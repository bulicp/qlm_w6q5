==> flow/design.v <==
module QLM_w6q5(
    input [15:0] x,
    input [15:0] y,
    output [31:0] p
    );
    wire [15:0] x_abs;
    assign x_abs = x ^ {16{x[15]}};
    wire [15:0] k_x0;
    wire zero_x0;
    wire [3:0] k_x0_enc;
    LOD16 lod_x0(
        .data_i(x_abs),
        .zero_o(zero_x0),
        .data_o(k_x0),
        .data_enc(k_x0_enc));
    wire [4:0] x_shift;
    LBarrel Lshift_x0(
        .data_i(x_abs),
        .shift_i(k_x0),
        .data_o(x_shift));
    wire [15:0] y_abs;
    assign y_abs = y ^ {16{y[15]}};
    wire [15:0] k_y0;
    wire zero_y0;
    wire [3:0] k_y0_enc;
    LOD16 lod_y0(
        .data_i(y_abs),
        .zero_o(zero_y0),
        .data_o(k_y0),
        .data_enc(k_y0_enc));
    wire [4:0] y_shift;
    LBarrel Lshift_y0(
        .data_i(y_abs),
        .shift_i(k_y0),
        .data_o(y_shift));
    wire [9:0] x_log;
    wire [9:0] y_log;
    wire [9:0] p_log;
    assign x_log = {1'b0,k_x0_enc,x_shift};
    assign y_log = {1'b0,k_y0_enc,y_shift};
    assign p_log = x_log + y_log;
    wire [21:0] p_l1b;
    wire [5:0] l1_input;
    assign l1_input = {1'b1,p_log[4:0]};
    L1Barrel L1shift_plog(
        .data_i(l1_input),
        .shift_i(p_log[8:5]),
        .data_o(p_l1b));
    wire [10:0] p_low;
    wire not_k_l5 = ~p_log[9];
    assign p_low = p_l1b[15:5] & {11{not_k_l5}};
    wire [5:0] p_med;
    assign p_med = p_log[9] ? p_l1b[5:0] : p_l1b[21:16];
    wire [14:0] p_high;
    assign p_high = p_l1b[20:6] & {15{p_log[9]}};
    wire [31:0] PP_abs;
    assign PP_abs = {p_high,p_med,p_low};
    wire p_sign;
    wire [31:0] PP_temp;
    assign p_sign = x[15] ^ y[15];
    assign PP_temp = PP_abs ^ {32{p_sign}};
    wire notZeroA, notZeroB, notZeroD;
    assign notZeroA = ~zero_x0 ;
    assign notZeroB = ~zero_y0 ;
    assign notZeroD = notZeroA & notZeroB;
    assign p = notZeroD? PP_temp : 32'b0;
endmodule
module LOD16(
    input [15:0] data_i,
    output zero_o,
    output [15:0] data_o,
    output [3:0] data_enc
    );
    wire [15:0] z;
    wire [3:0] zdet;
    wire [3:0] select;
    assign zdet[3] = |(data_i[15:12]);
    assign zdet[2] = |(data_i[11:8]) ;
    assign zdet[1] = |(data_i[7:6]) ;
    assign zdet[0] =   data_i[5];
    assign zero_o = ~( zdet[3]  | zdet[2] | zdet[1] | zdet[0] );
    LOD4 lod4_2 (
        .data_i(data_i[15:12]), 
        .data_o(z[15:12])
    );
    LOD4 lod4_1 (
        .data_i(data_i[11:8]), 
        .data_o(z[11:8])
    );
    LOD2 lod2_0 (
        .data_i(data_i[7:6]), 
        .data_o(z[7:6])
        );
    assign z[5] = data_i[5];
    assign z[4:0] = 5'b0;
    LOD4 Middle(
        .data_i(zdet), 
        .data_o(select)       
    );
	wire [11:0] tmp_out;
    Muxes2in1Array4 Inst_MUX214_3 (
        .data_i(z[15:12]), 
        .select_i(select[3]), 
        .data_o(tmp_out[11:8])
    );
	Muxes2in1Array4 Inst_MUX214_2 (
        .data_i(z[11:8]), 
        .select_i(select[2]), 
        .data_o(tmp_out[7:4])
    );
	Muxes2in1Array2 Inst_MUX214_1 (
        .data_i(z[7:6]), 
        .select_i(select[1]), 
        .data_o(tmp_out[3:2])
    );
    assign tmp_out[1] = select[0] ? z[5] : 1'b0;
    assign tmp_out[0] = 1'b0;
    wire [2:0] low_enc; 
    assign low_enc = tmp_out[3:1] | tmp_out[7:5] | tmp_out[11:9];
    assign data_enc[3] = select[3] | select[2];
    assign data_enc[2] = select[3] | select[1];
    assign data_enc[1] = low_enc[2] | low_enc[1];
    assign data_enc[0] = low_enc[2] | low_enc[0];
    assign data_o[15:4] = tmp_out;
    assign data_o[3:0] = 4'b0;
endmodule
module LOD2(
    input [1:0] data_i,
    output [1:0] data_o
    );
	 assign data_o[1] = data_i[1];
	 assign data_o[0] =(~data_i[1] & data_i[0]);
endmodule
module LOD4(
    input [3:0] data_i,
    output [3:0] data_o
    );
    wire mux0;
    wire mux1;
    wire mux2;
    assign mux2 = (data_i[3]==1) ? 1'b0 : 1'b1;
    assign mux1 = (data_i[2]==1) ? 1'b0 : mux2;
    assign mux0 = (data_i[1]==1) ? 1'b0 : mux1;
    assign data_o[3] = data_i[3];
    assign data_o[2] =(mux2 & data_i[2]);
    assign data_o[1] =(mux1 & data_i[1]);
    assign data_o[0] =(mux0 & data_i[0]);
endmodule
module Muxes2in1Array2(
    input [1:0] data_i,
    input select_i,
    output [1:0] data_o
    );
	assign data_o[1] = select_i ? data_i[1] : 1'b0;
	assign data_o[0] = select_i ? data_i[0] : 1'b0;
endmodule
module Muxes2in1Array4(
    input [3:0] data_i,
    input select_i,
    output [3:0] data_o
    );
	assign data_o[3] = select_i ? data_i[3] : 1'b0;
	assign data_o[2] = select_i ? data_i[2] : 1'b0;
	assign data_o[1] = select_i ? data_i[1] : 1'b0;
	assign data_o[0] = select_i ? data_i[0] : 1'b0;
endmodule
module LBarrel(
    input [15:0] data_i,
    input [15:0] shift_i,
    output [4:0] data_o);
    assign data_o[4] = |(data_i[13:5] & shift_i[14:6]);
    assign data_o[3] = |(data_i[12:5] & shift_i[14:7]);
    assign data_o[2] = |(data_i[11:5] & shift_i[14:8]);
    assign data_o[1] = |(data_i[10:5] & shift_i[14:9]);
    assign data_o[0] = |(data_i[9:5] & shift_i[14:10]);
endmodule
module L1Barrel(
    input [5:0] data_i,
    input [3:0] shift_i,
    output reg [21:0] data_o);
    always @*
        case (shift_i)
           4'b0000: data_o = data_i;
           4'b0001: data_o = data_i << 1;
           4'b0010: data_o = data_i << 2;
           4'b0011: data_o = data_i << 3;
           4'b0100: data_o = data_i << 4;
           4'b0101: data_o = data_i << 5;
           4'b0110: data_o = data_i << 6;
           4'b0111: data_o = data_i << 7;
           4'b1000: data_o = data_i << 8;
           4'b1001: data_o = data_i << 9;
           4'b1010: data_o = data_i << 10;
           4'b1011: data_o = data_i << 11;
           4'b1100: data_o = data_i << 12;
           4'b1101: data_o = data_i << 13;
           4'b1110: data_o = data_i << 14;
           default: data_o = data_i << 15;
        endcase
endmodule
module mult_top(
    input clk,
    input  [15:0] x,
    input  [15:0] y,
    output reg [31:0] p_out
    );
    wire [31:0] P_vec;
    reg [15:0] X_vec;
    reg [15:0] Y_vec;
    QLM_w6q5 mult(X_vec,Y_vec,P_vec); 
    always @(posedge clk) 
    begin
        p_out = P_vec;
        X_vec = x;
        Y_vec = y;
    end
endmodule 
* Step by step through the tools: mult_top
What the tools print for mult_top, step after step.
Line numbers count from 1 in the design file above.
Operators carry their Yosys type and port widths (W data, S select, Z words).
Library cell names are shortened.
A cell with n/a has no value.
- Top :: mult_top
- Clock :: clk
- Cell library :: sky130hd
- Library corner :: tt_025C_1v80

* Word-level counts
Source: Yosys, flattened and elaborated, memories not mapped. Widths are those after wreduce; folded enables and synchronous resets count as part of the registers. Registers that Yosys merges into a memory's read port (data or address) are not register bits. Print and check cells do not count. Equal cells are merged and count once.
- Register bits after elaboration :: 64
- Input port bits :: 33
- Output and inout port bits :: 32
- Cells after elaboration :: 135
- Add/sub/neg operators :: 1
- Eq/ne operators :: 14
- Mux-type cells :: 42
- Bitwise logic cells :: 58
- Reductions and logical operators :: 17
** Operator list (count)
- $pmux W21 S15 :: 1
- $mux W1 :: 40
- $xor A16 B16 Y16 :: 2
- $xor A32 B32 Y32 :: 1
- $eq A4 B4 Y1 const B :: 7
- $and A1 B1 Y1 :: 21
- $and A9 B9 Y9 :: 2
- $reduce_or A9 Y1 :: 2
- $eq A4 B3 Y1 const B :: 4
- $reduce_or A4 Y1 :: 4
- $and A8 B8 Y8 :: 2
- $reduce_or A8 Y1 :: 2
- $and A15 B15 Y15 :: 1
- $or A1 B1 Y1 :: 14
- $and A7 B7 Y7 :: 2
- $reduce_or A7 Y1 :: 2
- $or A3 B3 Y3 :: 4
- $and A6 B6 Y6 :: 2
- $reduce_or A6 Y1 :: 2
- $and A11 B11 Y11 :: 1
- $and A5 B5 Y5 :: 2
- $reduce_or A5 Y1 :: 2
- $add A9 B9 Y10 :: 1
- $eq A4 B2 Y1 const B :: 2
- $mux W6 :: 1
- $reduce_or A2 Y1 :: 2
- $eq A4 B1 Y1 const B :: 1
- $logic_not A4 Y1 :: 1
Not listed: further kinds 2, cells in them 4.

* Depth
Depth = most cells in a row (Yosys ltp): at word level without a register or memory, in the mapped netlist without a sequential cell, where the memories' decode and read muxes count.
- Depth in word-level cells :: 15
- ABC_AREA :: 0
- Mapped depth :: 22
- Depth with buffers taken out :: 18

* Netlist
Yosys stat after the flow's synthesis: flattened, memories mapped to cells. It holds for the ABC_AREA given above (unset counts as 0); a run with the other value may have another netlist.
** Cells by type (count)
- dfxtp_1 :: 54
- nand2_1 :: 64
- mux2i_1 :: 23
- o21ai_0 :: 42
- nor2_1 :: 44
- a21oi_1 :: 31
- clkbuf_1 :: 30
- ha_1 :: 9
- o221ai_1 :: 12
- xnor2_1 :: 12
- o21a_1 :: 13
- o31ai_1 :: 13
- o22ai_1 :: 13
- nand3_1 :: 16
- nor3_1 :: 16
- a211oi_1 :: 10
- o211ai_1 :: 9
- nand2b_1 :: 10
Other cell types: 61; their cells: 166.
- Standard cells after synthesis :: 587
- Cell area after synthesis :: 4446.8 sq um
- Mapped flip-flops :: 54
The figures by module come from a second, unflattened synthesis with its own total; it is not the netlist above.
- Cells (unflattened synthesis) :: 446
- Area (unflattened synthesis) :: 4184.0 sq um
Rows give one instance, submodules left out.
** By module
- mult_top :: instances 1, cells 64, area 1281.2 sq um
- QLM_w6q5 :: instances 1, cells 155, area 1197.4 sq um
- L1Barrel :: instances 1, cells 103, area 747.0 sq um
- LBarrel :: instances 2, cells 21, area 161.4 sq um
- LOD16 :: instances 2, cells 17, area 125.1 sq um
- LOD4 :: instances 6, cells 4, area 36.3 sq um
- Muxes2in1Array4 :: instances 4, cells 4, area 25.0 sq um
- LOD2 :: instances 2, cells 2, area 21.3 sq um
- Muxes2in1Array2 :: instances 2, cells 2, area 12.5 sq um

* Path before layout
OpenSTA on the mapped netlist: ideal clock, no wires. The path of least setup slack (recovery checks aside). Input and output delay are each 20% of the period. Register names are those of the netlist, which keeps one name where synthesis merged equal registers.
- Kind :: reg2reg
- Start point :: register X_vec[15]
- End point :: register p_out[3]
- Period :: 5.19 ns
- Launch time at the first pin :: 0.000 ns
- Arrival :: 4.388 ns
- Required time :: 5.118 ns
- Path slack :: 0.730 ns
- Delay of the path :: 4.460 ns
- Stages on the path :: 22
- Synthesis period reached :: 4.46 ns
"delay of the path" = arrival - input delay + setup time.
"stages on the path": output pins that drive a net of the path, with the launching flip-flop's if there is one; two outputs of one cell count as two.
"synthesis period reached" is the clock period less the worst setup slack; recovery checks do not enter. This is arithmetic on one report: input and output delays are still those of the set period (20% each).
The rows between start and end are the longest chain of elaborated cells between them; the timing report does not say that the signal goes this way. Where chains are equally long, one stands for them.
A line is the first line of the expression or statement that the cell stems from. Yosys adds cells for indexed reads and writes and turns some case tables into memories.
- Path through :: dfxtp_1 -> clkbuf_1 -> buf_2 -> and3b_1 -> o21ai_0 -> nor2_1 -> a2111oi_0 -> o32ai_1 -> a21oi_1 -> o21ai_0 -> ha_1 -> buf_6 -> nor2b_4 -> o2111a_2 -> or4_4 -> and2_4 -> buf_6 -> buf_6 -> nor3_4 -> nand3_2 -> a21oi_1 -> mux2i_1
- Length of the longest elaborated chain :: 15
** RTL lines, path post-synthesis
- from (decl) :: line 208 : reg [15:0] X_vec;
- from (assign) :: line 214 : X_vec = x;
- $xor A16 B16 Y16 :: line 7 : assign x_abs = x ^ {16{x[15]}};
- $reduce_or A4 Y1 :: line 77 : assign zdet[3] = |(data_i[15:12]);
- $mux W1 :: line 141 : assign mux2 = (data_i[3]==1) ? 1'b0 : 1'b1;
- $mux W1 :: line 142 : assign mux1 = (data_i[2]==1) ? 1'b0 : mux2;
- $mux W1 :: line 143 : assign mux0 = (data_i[1]==1) ? 1'b0 : mux1;
- $and A1 B1 Y1 :: line 147 : assign data_o[0] =(mux0 & data_i[0]);
- $mux W1 :: line 116 : assign tmp_out[1] = select[0] ? z[5] : 1'b0;
- $or A3 B3 Y3 (2 in a row) :: line 119 : assign low_enc = tmp_out[3:1] | tmp_out[7:5] | tmp_out[11:9];
- $or A1 B1 Y1 :: line 123 : assign data_enc[0] = low_enc[2] | low_enc[0];
- $add A9 B9 Y10 :: line 41 : assign p_log = x_log + y_log;
- $eq A4 B4 Y1 :: line 182 : case (shift_i)
- $pmux W21 S15 :: line 182
- $and A11 B11 Y11 :: line 51 : assign p_low = p_l1b[15:5] & {11{not_k_l5}};
- $xor A32 B32 Y32 :: line 61 : assign PP_temp = PP_abs ^ {32{p_sign}};
- to (assign) :: line 213 : p_out = P_vec;
- to (decl) :: line 205 : output reg [31:0] p_out

* Worst path after layout
Path of least setup slack in the final report of record 1 (OpenROAD, finished layout, wires in). Where an end is a register, its clock arrival counts in the times.
- Kind :: reg2reg
- Start point :: register X_vec[15]
- End point :: register p_out[11]
- Period :: 6.96 ns
- Launch time at the first pin :: 0.30 ns
- Arrival :: 5.49 ns
- Required time :: 7.17 ns
- Path slack :: 1.68 ns
- Stages on the path :: 18
The rows between start and end are the longest chain of elaborated cells between them; the timing report does not say that the signal goes this way. Where chains are equally long, one stands for them.
- Path through :: dfxtp_1 -> buf_4 -> nor3b_1 -> o21ai_1 -> nor2_1 -> a2111oi_1 -> o32ai_1 -> a21oi_1 -> o21ai_0 -> ha_1 -> nor2b_4 -> o2111a_2 -> or4_4 -> and2_4 -> a211oi_1 -> or3_1 -> mux2i_1 -> a211oi_1
- Length of the longest elaborated chain :: 15
** RTL lines, path after layout
- from (decl) :: line 208 : reg [15:0] X_vec;
- from (assign) :: line 214 : X_vec = x;
- $xor A16 B16 Y16 :: line 7 : assign x_abs = x ^ {16{x[15]}};
- $reduce_or A4 Y1 :: line 77 : assign zdet[3] = |(data_i[15:12]);
- $mux W1 :: line 141 : assign mux2 = (data_i[3]==1) ? 1'b0 : 1'b1;
- $mux W1 :: line 142 : assign mux1 = (data_i[2]==1) ? 1'b0 : mux2;
- $mux W1 :: line 143 : assign mux0 = (data_i[1]==1) ? 1'b0 : mux1;
- $and A1 B1 Y1 :: line 147 : assign data_o[0] =(mux0 & data_i[0]);
- $mux W1 :: line 116 : assign tmp_out[1] = select[0] ? z[5] : 1'b0;
- $or A3 B3 Y3 (2 in a row) :: line 119 : assign low_enc = tmp_out[3:1] | tmp_out[7:5] | tmp_out[11:9];
- $or A1 B1 Y1 :: line 123 : assign data_enc[0] = low_enc[2] | low_enc[0];
- $add A9 B9 Y10 :: line 41 : assign p_log = x_log + y_log;
- $eq A4 B4 Y1 :: line 182 : case (shift_i)
- $pmux W21 S15 :: line 182
- $mux W6 :: line 53 : assign p_med = p_log[9] ? p_l1b[5:0] : p_l1b[21:16];
- $xor A32 B32 Y32 :: line 61 : assign PP_temp = PP_abs ^ {32{p_sign}};
- to (assign) :: line 213 : p_out = P_vec;
- to (decl) :: line 205 : output reg [31:0] p_out

# Flow runs of mult_top

mult_top through Yosys and OpenROAD on sky130hd: 2 stored runs, unordered, with their settings and measured results. The constraints put input and output delay at 20% of the set period each and load the outputs with 0.01 pF.
"time on the worst setup path" = time allowed to the worst setup path (clock period - input delay - output delay, where it has them) - its slack; a late launch clock adds to it, a late capture clock takes from it.
By "power" is meant OpenSTA's value without simulated activity: inputs other than the clock are taken to toggle once in ten clock periods, and the tool carries that through the logic.

** Record 1
- Settings :: period_ns=6.96; CORE_UTILIZATION=21; SETUP_SLACK_MARGIN=1.2; CORE_ASPECT_RATIO=0.73; CAP_MARGIN=20; CORE_MARGIN=2; SLEW_MARGIN=20
- Yosys chip area after synthesis :: 4446.8 sq um
- Die area :: 22369.8 sq um
- Standard-cell area after layout :: 5322.6 sq um
- Worst slack on setup checks :: 1.679 ns
- Final worst hold slack :: 1.073 ns
- Power :: 1.425 mW
- Time on the worst setup path :: 5.28 ns
- Kind of the worst setup path :: reg2reg

** Record 2
- Settings :: period_ns=5.32; CORE_UTILIZATION=31; SETUP_SLACK_MARGIN=-0.26; PLACE_DENSITY_LB_ADDON=0.14; GPL_TIMING_DRIVEN=1; CTS_CLUSTER_SIZE=68; CTS_CLUSTER_DIAMETER=125; CAP_MARGIN=0; MIN_ROUTING_LAYER=met1; CORE_MARGIN=2; SLEW_MARGIN=20
- Yosys chip area after synthesis :: 4446.8 sq um
- Die area :: 15319.0 sq um
- Standard-cell area after layout :: 5268.8 sq um
- Worst slack on setup checks :: 0.296 ns
- Final worst hold slack :: 1.098 ns
- Power :: 1.853 mW
- Time on the worst setup path :: 5.02 ns
- Kind of the worst setup path :: reg2reg
